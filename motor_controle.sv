==> flow/design.v <==
module motor_controle (
    input  logic clk,              
    input  logic sensor,           
    output logic led_red,led_green,
    output logic pino_buzzer,      
    output logic pino_in1,
    output logic pino_in2,
    output logic pino_in3,
    output logic pino_in4,
    output logic seg_a,
    output logic seg_b,
    output logic seg_c,
    output logic seg_d,
    output logic seg_e,
    output logic seg_f,
    output logic seg_g
);
    localparam CLK_FREQ_HZ = 25_000_000;
    localparam TEMPO_MOTOR = 10;
    localparam integer VELOCIDADE_HZ = 1000;
    localparam integer CONTAGEM_VELOCIDADE = CLK_FREQ_HZ / VELOCIDADE_HZ;
    localparam DEBOUNCE_MS  = 20;
    localparam DEBOUNCE_MAX = (CLK_FREQ_HZ / 1000) * DEBOUNCE_MS;
    localparam DEBOUNCE_BITS = $clog2(DEBOUNCE_MAX);
    localparam TOM_FREQ_HZ = 2000;  
    localparam TOM_MEIO_PERIODO = CLK_FREQ_HZ / (TOM_FREQ_HZ * 2);
    localparam PULSO_FREQ_HZ = 1;  
    localparam PULSO_MEIO_PERIODO = CLK_FREQ_HZ / (PULSO_FREQ_HZ * 2);
    typedef enum logic [1:0] { IDLE, CONTANDO, MOTOR_ON } state_t;
    state_t state = IDLE, next_state = IDLE;
    logic [2:0] cont_objetos = 0;
    logic [31:0] tempo_motor = 0;
    logic [$clog2(CONTAGEM_VELOCIDADE)-1:0] passo_cnt = 0;
    logic [2:0] passo_idx = 0;
    logic [DEBOUNCE_BITS-1:0] debounce_cnt = 0;
    logic sensor_filtrado = 0;
    logic sensor_antigo_filtrado = 0;
    logic pulso_limpo;
    logic [$clog2(TOM_MEIO_PERIODO)-1:0] tom_cnt = 0;
    logic tom_onda = 0;
    logic [$clog2(PULSO_MEIO_PERIODO)-1:0] pulso_cnt = 0;
    logic pulso_onda = 0;
    always_ff @(posedge clk) begin
        if (sensor != sensor_filtrado) begin
            debounce_cnt <= 0;
        end 
        else if (debounce_cnt < DEBOUNCE_MAX) begin
            debounce_cnt <= debounce_cnt + 1;
        end
        if (debounce_cnt == DEBOUNCE_MAX) begin
            sensor_filtrado <= sensor;
        end
        sensor_antigo_filtrado <= sensor_filtrado;
    end
    assign pulso_limpo = sensor_filtrado & ~sensor_antigo_filtrado;
    logic [3:0] passos [0:7];
    initial begin
        passos[0] = 4'b1000;
        passos[1] = 4'b1100;
        passos[2] = 4'b0100;
        passos[3] = 4'b0110;
        passos[4] = 4'b0010;
        passos[5] = 4'b0011;
        passos[6] = 4'b0001;
        passos[7] = 4'b1001;
    end
    always_ff @(posedge clk) begin
        if (tom_cnt == TOM_MEIO_PERIODO - 1) begin
            tom_cnt <= 0;
            tom_onda <= ~tom_onda;
        end else begin
            tom_cnt <= tom_cnt + 1;
        end
    end
    always_ff @(posedge clk) begin
        if (pulso_cnt == PULSO_MEIO_PERIODO - 1) begin
            pulso_cnt <= 0;
            pulso_onda <= ~pulso_onda;
        end else begin
            pulso_cnt <= pulso_cnt + 1;
        end
    end
    always_ff @(posedge clk) begin
        state <= next_state;
        if (state != MOTOR_ON && pulso_limpo) begin
            if (cont_objetos < 5)
                cont_objetos <= cont_objetos + 1;
        end
        if (state == MOTOR_ON)
            tempo_motor <= tempo_motor + 1;
        else
            tempo_motor <= 0;
        if (state == MOTOR_ON) begin
            if (passo_cnt == CONTAGEM_VELOCIDADE - 1) begin 
                passo_cnt <= 0;
                passo_idx <= passo_idx + 1;
            end else
                passo_cnt <= passo_cnt + 1;
        end else begin
            passo_idx <= 0;
            passo_cnt <= 0;
        end
        if (state == MOTOR_ON && next_state == IDLE)
            cont_objetos <= 0;
    end
    always_comb begin
        next_state = state;
        case (state)
            IDLE: begin
                if (cont_objetos > 0)
                    next_state = CONTANDO;
            end
            CONTANDO: begin
                if (cont_objetos == 5)
                    next_state = MOTOR_ON;
            end
            MOTOR_ON: begin
                if (tempo_motor >= (TEMPO_MOTOR * CLK_FREQ_HZ))
                    next_state = IDLE;
            end
        endcase
    end
    assign led_red   = (state == MOTOR_ON);
    assign led_green = ~(state == MOTOR_ON);
    assign pino_buzzer = tom_onda & pulso_onda & (state == MOTOR_ON);
    logic [3:0] padrao_motor;
    assign padrao_motor = (state == MOTOR_ON) ? passos[passo_idx] : 4'b0000;
    assign pino_in1 = padrao_motor[3];
    assign pino_in2 = padrao_motor[2];
    assign pino_in3 = padrao_motor[1];
    assign pino_in4 = padrao_motor[0];
    logic [6:0] seg_vetor;
    always_comb begin
        case (cont_objetos)
            0: seg_vetor = 7'b1000000;  
            1: seg_vetor = 7'b1111001;  
            2: seg_vetor = 7'b0100100;  
            3: seg_vetor = 7'b0110000;  
            4: seg_vetor = 7'b0011001;  
            5: seg_vetor = 7'b0010010;  
            default: seg_vetor = 7'b1111111;  
        endcase
    end
    assign seg_a = seg_vetor[0];
    assign seg_b = seg_vetor[1];
    assign seg_c = seg_vetor[2];
    assign seg_d = seg_vetor[3];
    assign seg_e = seg_vetor[4];
    assign seg_f = seg_vetor[5];
    assign seg_g = seg_vetor[6];
endmodule
From RTL to reports: motor_controle
Tool output for the design above, in the order of the flow.
Line numbers count from 1 in the design file above.
Operators carry their Yosys type and port widths (W data, S select, Z words).
Cell names lack the library's common part.
{"block": "setup", "top": "motor_controle", "clock_port": "clk", "cell_library": "sky130hd", "lib_corner": "tt_025C_1v80"}

Word level
Source: Yosys, flattened and elaborated, memories not mapped. Widths are those after wreduce. Registers that Yosys merges into a memory's read port (data or address) are not register bits. Print and check cells do not count. Equal cells are merged and count once.
Memory sizes are those after Yosys's memory passes, which may raise the word count (mostly to a power of two), join words into wider ones and drop unused or constant bits.
{"block": "bits", "out_inout_bits": 14, "mem_bits_ro": 32, "reg_bits": 115, "clocked_rd_ports_x_width": 0, "mem_bits_rw": 0, "inputBits": 2, "word_cells": 57, "mem_count": 1, "latch_bits": 0}
{"block": "memory_table", "name": "passos", "size": 8, "word_bits": 4, "read_ports": 1, "wr": 0, "line_no": 56, "source": "logic [3:0] passos [0:7];"}
{"block": "classes", "n_reduce_logical": 7, "addsub": 7, "n_div": 0, "compare": 4, "n_mul": 0, "eq_ne": 13, "mux": 6, "bitwise": 7, "shift": 0}
{"block": "ops", "op": "$pmux W7 S6", "count": 1}
{"block": "ops", "op": "$add A32 B1 Y32 const B", "count": 1}
{"block": "ops", "op": "$ge A32 B28 Y1 const B", "count": 1}
{"block": "ops", "op": "$add A24 B1 Y24 const B", "count": 1}
{"block": "ops", "op": "$eq A24 B24 Y1 const B", "count": 1}
{"block": "ops", "op": "$add A19 B1 Y19 const B", "count": 1}
{"block": "ops", "op": "$lt A19 B19 Y1 const B", "count": 1}
{"block": "ops", "op": "$eq A19 B19 Y1 const B", "count": 1}
{"block": "ops", "op": "$add A15 B1 Y15 const B", "count": 1}
{"block": "ops", "op": "$eq A15 B15 Y1 const B", "count": 1}
{"block": "ops", "op": "$add A13 B1 Y13 const B", "count": 1}
{"block": "ops", "op": "$eq A13 B13 Y1 const B", "count": 1}
{"block": "ops", "op": "$add A3 B1 Y3 const B", "count": 2}
{"block": "ops", "op": "$eq A3 B2 Y1 const B", "count": 2}
{"block": "ops", "op": "$eq A3 B3 Y1 const B", "count": 2}
{"block": "ops", "op": "$pmux W2 S3", "count": 1}
{"block": "ops", "op": "$mux W2", "count": 3}
{"block": "ops", "op": "$not A1 Y1", "count": 4}
{"block": "ops", "op": "$logic_not A2 Y1", "count": 2}
{"block": "ops", "op": "$mux W4", "count": 1}
{"block": "ops", "op": "$and A1 B1 Y1", "count": 3}
{"block": "ops", "op": "$gt A3 B1 Y1 const B", "count": 1}
{"block": "ops", "op": "$eq A3 B1 Y1 const B", "count": 1}
{"block": "ops", "op": "$lt A3 B3 Y1 const B", "count": 1}
{"block": "ops", "op": "$logic_not A3 Y1", "count": 1}
{"block": "ops", "op": "$logic_and A1 B1 Y1", "count": 2}
{"block": "ops", "op": "$eq A2 B1 Y1 const B", "count": 1}
{"block": "ops", "op": "$eq A2 B2 Y1 const B", "count": 1}
Other operator kinds: 4; their cells: 4.

Longest topological paths
Depth = most cells in a row (Yosys ltp): at word level without a register or memory, in the mapped netlist without a sequential cell, where the memories' decode and read muxes count.
{"block": "depth", "ltp_word": 5, "ABC_AREA": 0, "ltp_mapped": 7, "mapped_depth_nobuf": 6}

After synthesis
Yosys stat after the flow's synthesis: flattened, memories mapped to cells. It holds for the ABC_AREA given above (unset counts as 0); a run with the other value may have another netlist.
Totals and module areas in this step are rounded.
{"block": "by_type", "cell_type": "dfxtp_1", "count": 112, "area_total_um2": 2242.15}
{"block": "by_type", "cell_type": "xor2_1", "count": 26, "area_total_um2": 227.718}
{"block": "by_type", "cell_type": "ha_1", "count": 18, "area_total_um2": 225.216}
{"block": "by_type", "cell_type": "xnor2_1", "count": 25, "area_total_um2": 218.96}
{"block": "by_type", "cell_type": "nand3_1", "count": 43, "area_total_um2": 215.206}
{"block": "by_type", "cell_type": "nor2_1", "count": 57, "area_total_um2": 213.955}
{"block": "by_type", "cell_type": "a21oi_1", "count": 35, "area_total_um2": 175.168}
{"block": "by_type", "cell_type": "nand4_1", "count": 28, "area_total_um2": 175.168}
{"block": "by_type", "cell_type": "nand2_1", "count": 40, "area_total_um2": 150.144}
{"block": "by_type", "cell_type": "o21ai_0", "count": 27, "area_total_um2": 135.13}
{"block": "by_type", "cell_type": "or4_1", "count": 17, "area_total_um2": 127.622}
{"block": "by_type", "cell_type": "and4_1", "count": 12, "area_total_um2": 105.101}
{"block": "by_type", "cell_type": "and3_1", "count": 16, "area_total_um2": 100.096}
{"block": "by_type", "cell_type": "or3_1", "count": 16, "area_total_um2": 100.096}
{"block": "by_type", "cell_type": "inv_1", "count": 25, "area_total_um2": 93.84}
{"block": "by_type", "cell_type": "edfxtp_1", "count": 3, "area_total_um2": 90.086}
{"block": "by_type", "cell_type": "o31ai_1", "count": 12, "area_total_um2": 90.086}
{"block": "by_type", "cell_type": "clkbuf_1", "count": 22, "area_total_um2": 82.579}
Other cell types: 37; their cells: 97.
{"block": "mapped", "seq_area_mm2": 0.00233, "mapped_cells": 631, "area_mm2": 0.00551, "ffs": 115, "buf_cells": 25}

Path before layout
Source: OpenSTA report_checks on the synthesized netlist (no wires, ideal clock, input and output delay 20% of the period each), path of least setup slack; recovery checks are left aside. Register names are those of the netlist, which keeps one name where synthesis merged equal registers.
{"block": "synth_path", "path_type": "register to register", "startpoint": "reg tempo_motor[0]", "endpoint": "reg tempo_motor[30]", "path_buffers": 1, "slack_ns": 1.169, "t_first_pin_ns": 0.000, "path_delay_ns": 1.991, "arrival_ns": 1.856, "clock_period_ns": 3.16, "setup_ns": 0.135, "required_ns": 3.025, "stages": 7, "period_less_setup_slack_ns": 1.991}
"path_delay_ns" = arrival - input delay + setup time.
"stages" counts driving pins, that of a launching flip-flop among them; a cell with two outputs on the path counts twice.
"period_less_setup_slack_ns" = period - worst setup slack (recovery checks aside). The figure is calculated, with input and output delays left at 20% of the set period.
The rows between start and end are the longest chain of elaborated cells between them; the timing report does not say that the signal goes this way. Where chains are equally long, one stands for them.
Each line given opens the expression or statement behind the cell; cells for indexed reads and writes are added by Yosys, which also makes memories of some case tables.
{"block": "synth_via", "cell_sequence": "dfxtp_1 -> ha_1 -> nand2_1 -> or4_4 -> clkbuf_1 -> o311ai_0 -> o41ai_1", "elab_chain_len": 1, "cone_cells": 1, "cone_lines": 1, "classes_between": "add/sub (1)"}
{"block": "synth_lines", "item": "start: declaration", "line_no": 32, "source": "logic [31:0] tempo_motor = 0;"}
{"block": "synth_lines", "item": "start: assignment", "line_no": 90, "source": "tempo_motor <= tempo_motor + 1;"}
{"block": "synth_lines", "item": "start: assignment", "line_no": 92, "source": "tempo_motor <= 0;"}
{"block": "synth_lines", "item": "$add A32 B1 Y32", "line_no": 90}
{"block": "synth_lines", "item": "end: assignment", "line_no": 90}
{"block": "synth_lines", "item": "end: assignment", "line_no": 92}
{"block": "synth_lines", "item": "end: declaration", "line_no": 32}

Timing after layout
From the final timing report of run A: the path of least setup slack in the routed layout; clock arrival at registers is part of the times.
{"block": "layout_path", "path_type": "register to output", "startpoint": "reg cont_objetos[1]", "endpoint": "out seg_a", "arrival_ns": 2.05, "t_first_pin_ns": 0.41, "required_ns": 2.79, "stages": 6, "output_delay_ns": 0.70, "slack_ns": 0.74, "path_buffers": 1, "clock_period_ns": 3.49}
The rows between start and end are the longest chain of elaborated cells between them; the timing report does not say that the signal goes this way. Where chains are equally long, one stands for them.
{"block": "layout_via", "cell_sequence": "dfxtp_1 -> inv_1 -> ha_1 -> a21oi_1 -> nand2_1 -> clkdlybuf4s50_1", "elab_chain_len": 2, "cone_cells": 7, "classes_between": "eq/ne (5); mux (1); reduce/logical (1)"}
{"block": "layout_lines", "item": "start: declaration", "line_no": 31, "source": "logic [2:0] cont_objetos = 0;"}
{"block": "layout_lines", "item": "start: assignment", "line_no": 87, "source": "cont_objetos <= cont_objetos + 1;"}
{"block": "layout_lines", "item": "start: assignment", "line_no": 104, "source": "cont_objetos <= 0;"}
{"block": "layout_lines", "item": "$eq A3 B3 Y1", "line_no": 134, "source": "case (cont_objetos)"}
{"block": "layout_lines", "item": "$pmux W7 S6", "line_no": 134}
{"block": "layout_lines", "item": "end: declaration", "line_no": 10, "source": "output logic seg_a,"}

## Implementation results

Stored flow runs of motor_controle (2 of them; Yosys, OpenROAD, sky130hd). They differ in their settings and are not a sequence. Constraints: input delay and output delay 20% of the set period each, output load 0.01 pF.
"achieved_period_ns": clock period set for the run, less the worst setup slack. It is reckoned from that one timing run; input and output delays stay at 20% of the period that was set.
By "worst_setup_path_time_ns" is meant the share of the clock period that the worst setup path is allowed (20% is reserved at inputs, 20% at outputs), minus its slack. Clock arrival times at its registers enter into it.
"power_total_mw" rests on the timing tool's default activity at the inputs, not on a simulated workload.
Measured values are rounded.

{"run": "run A", "settings": { "period_ns": 3.49, "CORE_UTILIZATION": 20, "SETUP_SLACK_MARGIN": 0.4, "CORE_ASPECT_RATIO": 0.94, "CELL_PAD_IN_SITES_GLOBAL_PLACEMENT": 3, "CELL_PAD_IN_SITES_DETAIL_PLACEMENT": 2, "GPL_TIMING_DRIVEN": 1, "CTS_CLUSTER_SIZE": 40, "SLEW_MARGIN": 15, "MIN_ROUTING_LAYER": "met1", "CAP_MARGIN": 20, "CORE_MARGIN": 2 }, "results": { "setup_worst_slack_ns": 0.741, "tns_ns": 0.000, "final_die_area_mm2": 0.0289, "power_total_mw": 3.28, "post_route_stdcell_area_mm2": 0.00673, "worst_setup_path_time_ns": 2.05, "timing.worst_path_kind": "register to output", "final_hold_ws_ns": 0.452, "final_util_pct": 25.0, "synthesis_area_mm2": 0.00551, "achieved_period_ns": 2.749 }}
{"run": "run B", "settings": { "period_ns": 2.03, "CORE_UTILIZATION": 47, "PLACE_DENSITY": 0.71, "CORE_MARGIN": 6, "CELL_PAD_IN_SITES_DETAIL_PLACEMENT": 1, "TNS_END_PERCENT": 90, "GPL_TIMING_DRIVEN": 1, "CTS_CLUSTER_DIAMETER": 109, "SLEW_MARGIN": 10, "CAP_MARGIN": 20 }, "results": { "setup_worst_slack_ns": 0.044, "tns_ns": 0.000, "final_die_area_mm2": 0.0145, "power_total_mw": 5.33, "post_route_stdcell_area_mm2": 0.00676, "worst_setup_path_time_ns": 1.99, "timing.worst_path_kind": "register to register", "final_hold_ws_ns": 0.467, "final_util_pct": 59.2, "synthesis_area_mm2": 0.00551, "achieved_period_ns": 1.986 }}
